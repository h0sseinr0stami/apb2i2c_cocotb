==> flow/design.v <==
`timescale 1ns/1ps  
module apb(
	    	input PCLK,
			input PRESETn,
			input PSELx,
			input PWRITE,
			input PENABLE,
			input [31:0] PADDR,
			input [31:0] PWDATA,
			input [31:0] READ_DATA_ON_RX,
			input ERROR,
			input TX_EMPTY,
			input RX_EMPTY,
			output [31:0] PRDATA,
			output reg [13:0] INTERNAL_I2C_REGISTER_CONFIG,
			output reg [13:0] INTERNAL_I2C_REGISTER_TIMEOUT,
			output [31:0] WRITE_DATA_ON_TX,
			output  WR_ENA,
			output  RD_ENA,
			output PREADY,
			output PSLVERR,
			output INT_RX,
			output INT_TX
	  );
assign WR_ENA = (PWRITE == 1'b1 & PENABLE == 1'b1 & PADDR == 32'd0 & PSELx == 1'b1)?  1'b1:1'b0;
assign RD_ENA = (PWRITE == 1'b0 & PENABLE == 1'b1  & PADDR == 32'd4 & PSELx == 1'b1)?  1'b1:1'b0;
assign PREADY = ((WR_ENA == 1'b1 | RD_ENA == 1'b1 | PADDR == 32'd8 | PADDR == 32'd12) &  (PENABLE == 1'b1 & PSELx == 1'b1))? 1'b1:1'b0;
assign WRITE_DATA_ON_TX = (PADDR == 32'd0)? PWDATA:PWDATA;
assign PRDATA = (PADDR == 32'd4)? READ_DATA_ON_RX:READ_DATA_ON_RX;
assign PSLVERR = ERROR; 
assign INT_TX = TX_EMPTY;
assign INT_RX = RX_EMPTY;
always@(posedge PCLK)
begin
	if(!PRESETn)
	begin
		INTERNAL_I2C_REGISTER_CONFIG <= 14'd0;
		INTERNAL_I2C_REGISTER_TIMEOUT <= 14'd0;
	end
	else
	begin
		if(PADDR == 32'd8 && PSELx == 1'b1 && PWRITE == 1'b1 && PREADY == 1'b1)
		begin
			INTERNAL_I2C_REGISTER_CONFIG <= PWDATA[13:0];
		end
		else if(PADDR == 32'd12 && PSELx == 1'b1 && PWRITE == 1'b1 && PREADY == 1'b1)
		begin
			INTERNAL_I2C_REGISTER_TIMEOUT <= PWDATA[13:0];
		end
		else
		begin
			INTERNAL_I2C_REGISTER_CONFIG <= INTERNAL_I2C_REGISTER_CONFIG;
		end
	end
end 
endmodule
### Tool chain data of apb

Tool output for the design above, in the order of the flow.
Line numbers count from 1 in the design file above.
Operators: Yosys type, input widths -> output width; for muxes data width and select width s.
Library cell names are shortened.
A cell with -- has no value.

* top module: apb
* clock: PCLK
* library: sky130hd
* library corner: tt_025C_1v80

### Elaborated design

Source: Yosys, flattened and elaborated, memories not mapped. Widths are those after wreduce. Registers that Yosys merges into a memory's read port (data or address) are not register bits. Print and check cells do not count. Equal cells are merged and count once.

* equality and inequality tests: 3
* multiplexer cells: 3
* bitwise gates (word level): 13
* reductions and logical operators: 8

Operator list (number)
* $eq 32x4->1 const B: 2
* $eq 32x3->1 const B: 1
* $logic_not 32->1: 1
* $and 1x1->1: 8
* $logic_and 1x1->1: 6
* $or 1x1->1: 3
* $mux 1: 3
* $not 1->1: 2
* $reduce_and 2->1: 1

* bits in registers: 28
* input bits: 104
* output and inout port bits: 98
* word-level cells: 29

### Logic depth

Depth = most cells in a row (Yosys ltp): at word level without a register or memory, in the mapped netlist without a sequential cell, where the memories' decode and read muxes count.

* word-level depth: 13
* ABC_AREA: 0
* mapped depth: 5
* mapped depth without buffers: 4

### After synthesis

The flow's flattened synthesis, as Yosys stat reports it; memories are mapped. The netlist is that of the ABC_AREA named above (0 if unset); the other value can give another one.
The area totals of this step are shown rounded.

* cells in the netlist: 192
* synthesis area: 0.00174 mm^2
* area of sequential cells: 0.000561 mm^2
* mapped flip-flops: 28
* buffers: 74

Cell types
* dfxtp_1: number 28, area in all 560.538 um^2
* buf_4: number 67, area in all 502.982 um^2
* mux2i_1: number 28, area in all 280.269 um^2
* nand2_1: number 43, area in all 161.405 um^2
* nor4_4: number 2, area in all 42.541 um^2
* nor4_2: number 3, area in all 37.536 um^2
* nor4b_2: number 2, area in all 30.029 um^2
* buf_6: number 2, area in all 22.522 um^2
* clkbuf_1: number 5, area in all 18.768 um^2
* nor4_1: number 3, area in all 18.768 um^2
* nand4_2: number 1, area in all 12.512 um^2
* nor4bb_1: number 1, area in all 10.01 um^2
* nor4b_1: number 1, area in all 8.758 um^2
* xor2_1: number 1, area in all 8.758 um^2
* o21a_1: number 1, area in all 7.507 um^2
* nand2b_1: number 1, area in all 6.256 um^2
* nand4_1: number 1, area in all 6.256 um^2
* inv_1: number 1, area in all 3.754 um^2
* nor2_1: number 1, area in all 3.754 um^2

### Path before layout

Source: OpenSTA report_checks on the synthesized netlist (no wires, ideal clock, input and output delay 20% of the period each), path of least setup slack; recovery checks are left aside. Register names are those of the netlist, which keeps one name where synthesis merged equal registers.

* kind: input to output
* start: input port PADDR[15]
* end: output port WR_ENA
* clock period: 2.11 ns
* input delay: 0.422 ns
* external output delay: 0.422 ns
* time at the first pin: 0.422 ns
* data arrival time: 1.557 ns
* required time: 1.688 ns
* path slack: 0.131 ns
* delay of the path: 1.135 ns
* stages: 4
* buffers on the path: 0
* synthesis period reached: 1.979 ns

"delay of the path" = arrival - input delay + setup time.
A path that ends at an output port has no setup time.
"stages": output pins that drive a net of the path, with the launching flip-flop's if there is one; two outputs of one cell count as two.
"synthesis period reached" is the clock period less the worst setup slack; recovery checks do not enter. This is arithmetic on one report: input and output delays are still those of the set period (20% each).
Between the ends stands the longest chain of elaborated cells between them, by number of cells; it is not shown to be the way that was timed. Of several equally long chains one is given.
Each line given opens the expression or statement behind the cell; cells for indexed reads and writes are added by Yosys, which also makes memories of some case tables.

* cell sequence: nor4_1 > nand4_1 > nor2_1 > nor4b_1
* cells in the longest elaborated chain: 4
* elaborated cells on any way between the ends: 4
* classes of those cells: 1 x mux; 2 x logic; 1 x reduce/logical

RTL lines, path post-synthesis
* from (decl): line 8 `input [31:0] PADDR,`
* $logic_not 32->1: line 25 `assign WR_ENA = (PWRITE == 1'b1 & PENABLE == 1'b1 & PADDR == 32'd0 & PSELx == 1'b1)?  1'b1:1'b0;`
* $and 1x1->1 (2 in a row): line 25
* $mux 1: line 25
* to (decl): line 18 `output WR_ENA,`

### Timing after layout

From the final timing report of record 2: the path of least setup slack in the routed layout; clock arrival at registers is part of the times.

* kind: input to output
* start: input port PADDR[23]
* end: output port WR_ENA
* clock period: 3.91 ns
* input delay: 0.78 ns
* external output delay: 0.78 ns
* time at the first pin: 0.78 ns
* data arrival time: 2.78 ns
* required time: 3.13 ns
* path slack: 0.34 ns
* stages: 6
* buffers on the path: 2

Between the ends stands the longest chain of elaborated cells between them, by number of cells; it is not shown to be the way that was timed. Of several equally long chains one is given.

* cell sequence: clkdlybuf4s50_1 > nor4_2 > nand4_2 > nor2_1 > nor4b_1 > clkdlybuf4s50_1
* cells in the longest elaborated chain: 4
* elaborated cells on any way between the ends: 4
* classes of those cells: 1 x mux; 2 x logic; 1 x reduce/logical

RTL lines, path after layout
* from (decl): line 8 `input [31:0] PADDR,`
* $logic_not 32->1: line 25 `assign WR_ENA = (PWRITE == 1'b1 & PENABLE == 1'b1 & PADDR == 32'd0 & PSELx == 1'b1)?  1'b1:1'b0;`
* $and 1x1->1 (2 in a row): line 25
* $mux 1: line 25
* to (decl): line 18 `output WR_ENA,`

Appendix: measured runs

Stored flow runs of apb (2 of them; Yosys, OpenROAD, sky130hd). They differ in their settings and are not a sequence. Constraints: input delay and output delay 20% of the set period each, output load 0.01 pF.
"period reached" is the run's clock period less its worst setup slack. It is reckoned from that one timing run; input and output delays stay at 20% of the period that was set.
"critical setup path time": the worst setup path's part of the clock period (all of it between registers, 20% less for each end at a port) less its slack. A launch clock that arrives late makes it longer, a capture clock that arrives late makes it shorter.
Results are given in rounded form.

### Record 1

Settings: `period_ns=1.26`, `CORE_UTILIZATION=61`, `SETUP_SLACK_MARGIN=0.27`, `PLACE_DENSITY_LB_ADDON=0.01`, `ABC_AREA=0`, `CTS_CLUSTER_SIZE=52`, `CTS_CLUSTER_DIAMETER=203`, `SLEW_MARGIN=10`, `MAX_ROUTING_LAYER=met5`, `CAP_MARGIN=20`, `CORE_MARGIN=2`

Unfinished; error PPL-0024 in placement.

### Record 2

Settings: `period_ns=3.91`, `CORE_UTILIZATION=36`, `PLACE_DENSITY=0.69`, `CORE_MARGIN=4`, `TNS_END_PERCENT=25`, `GPL_TIMING_DRIVEN=1`, `GPL_ROUTABILITY_DRIVEN=1`, `CTS_CLUSTER_DIAMETER=188`, `MIN_ROUTING_LAYER=met2`, `CAP_MARGIN=20`, `SLEW_MARGIN=20`

- Yosys chip area after synthesis: 0.00174 mm^2
- Critical setup path time: 2.00 ns
- Kind of the worst setup path: input to output
- Period reached: 3.566 ns
- Worst hold slack after layout: 0.464 ns
- Worst setup slack after layout: 0.344 ns
- Sum of negative setup slack: 0.000 ns
- Standard-cell area of the final layout: 0.00232 mm^2
- Overall die area: 0.00602 mm^2
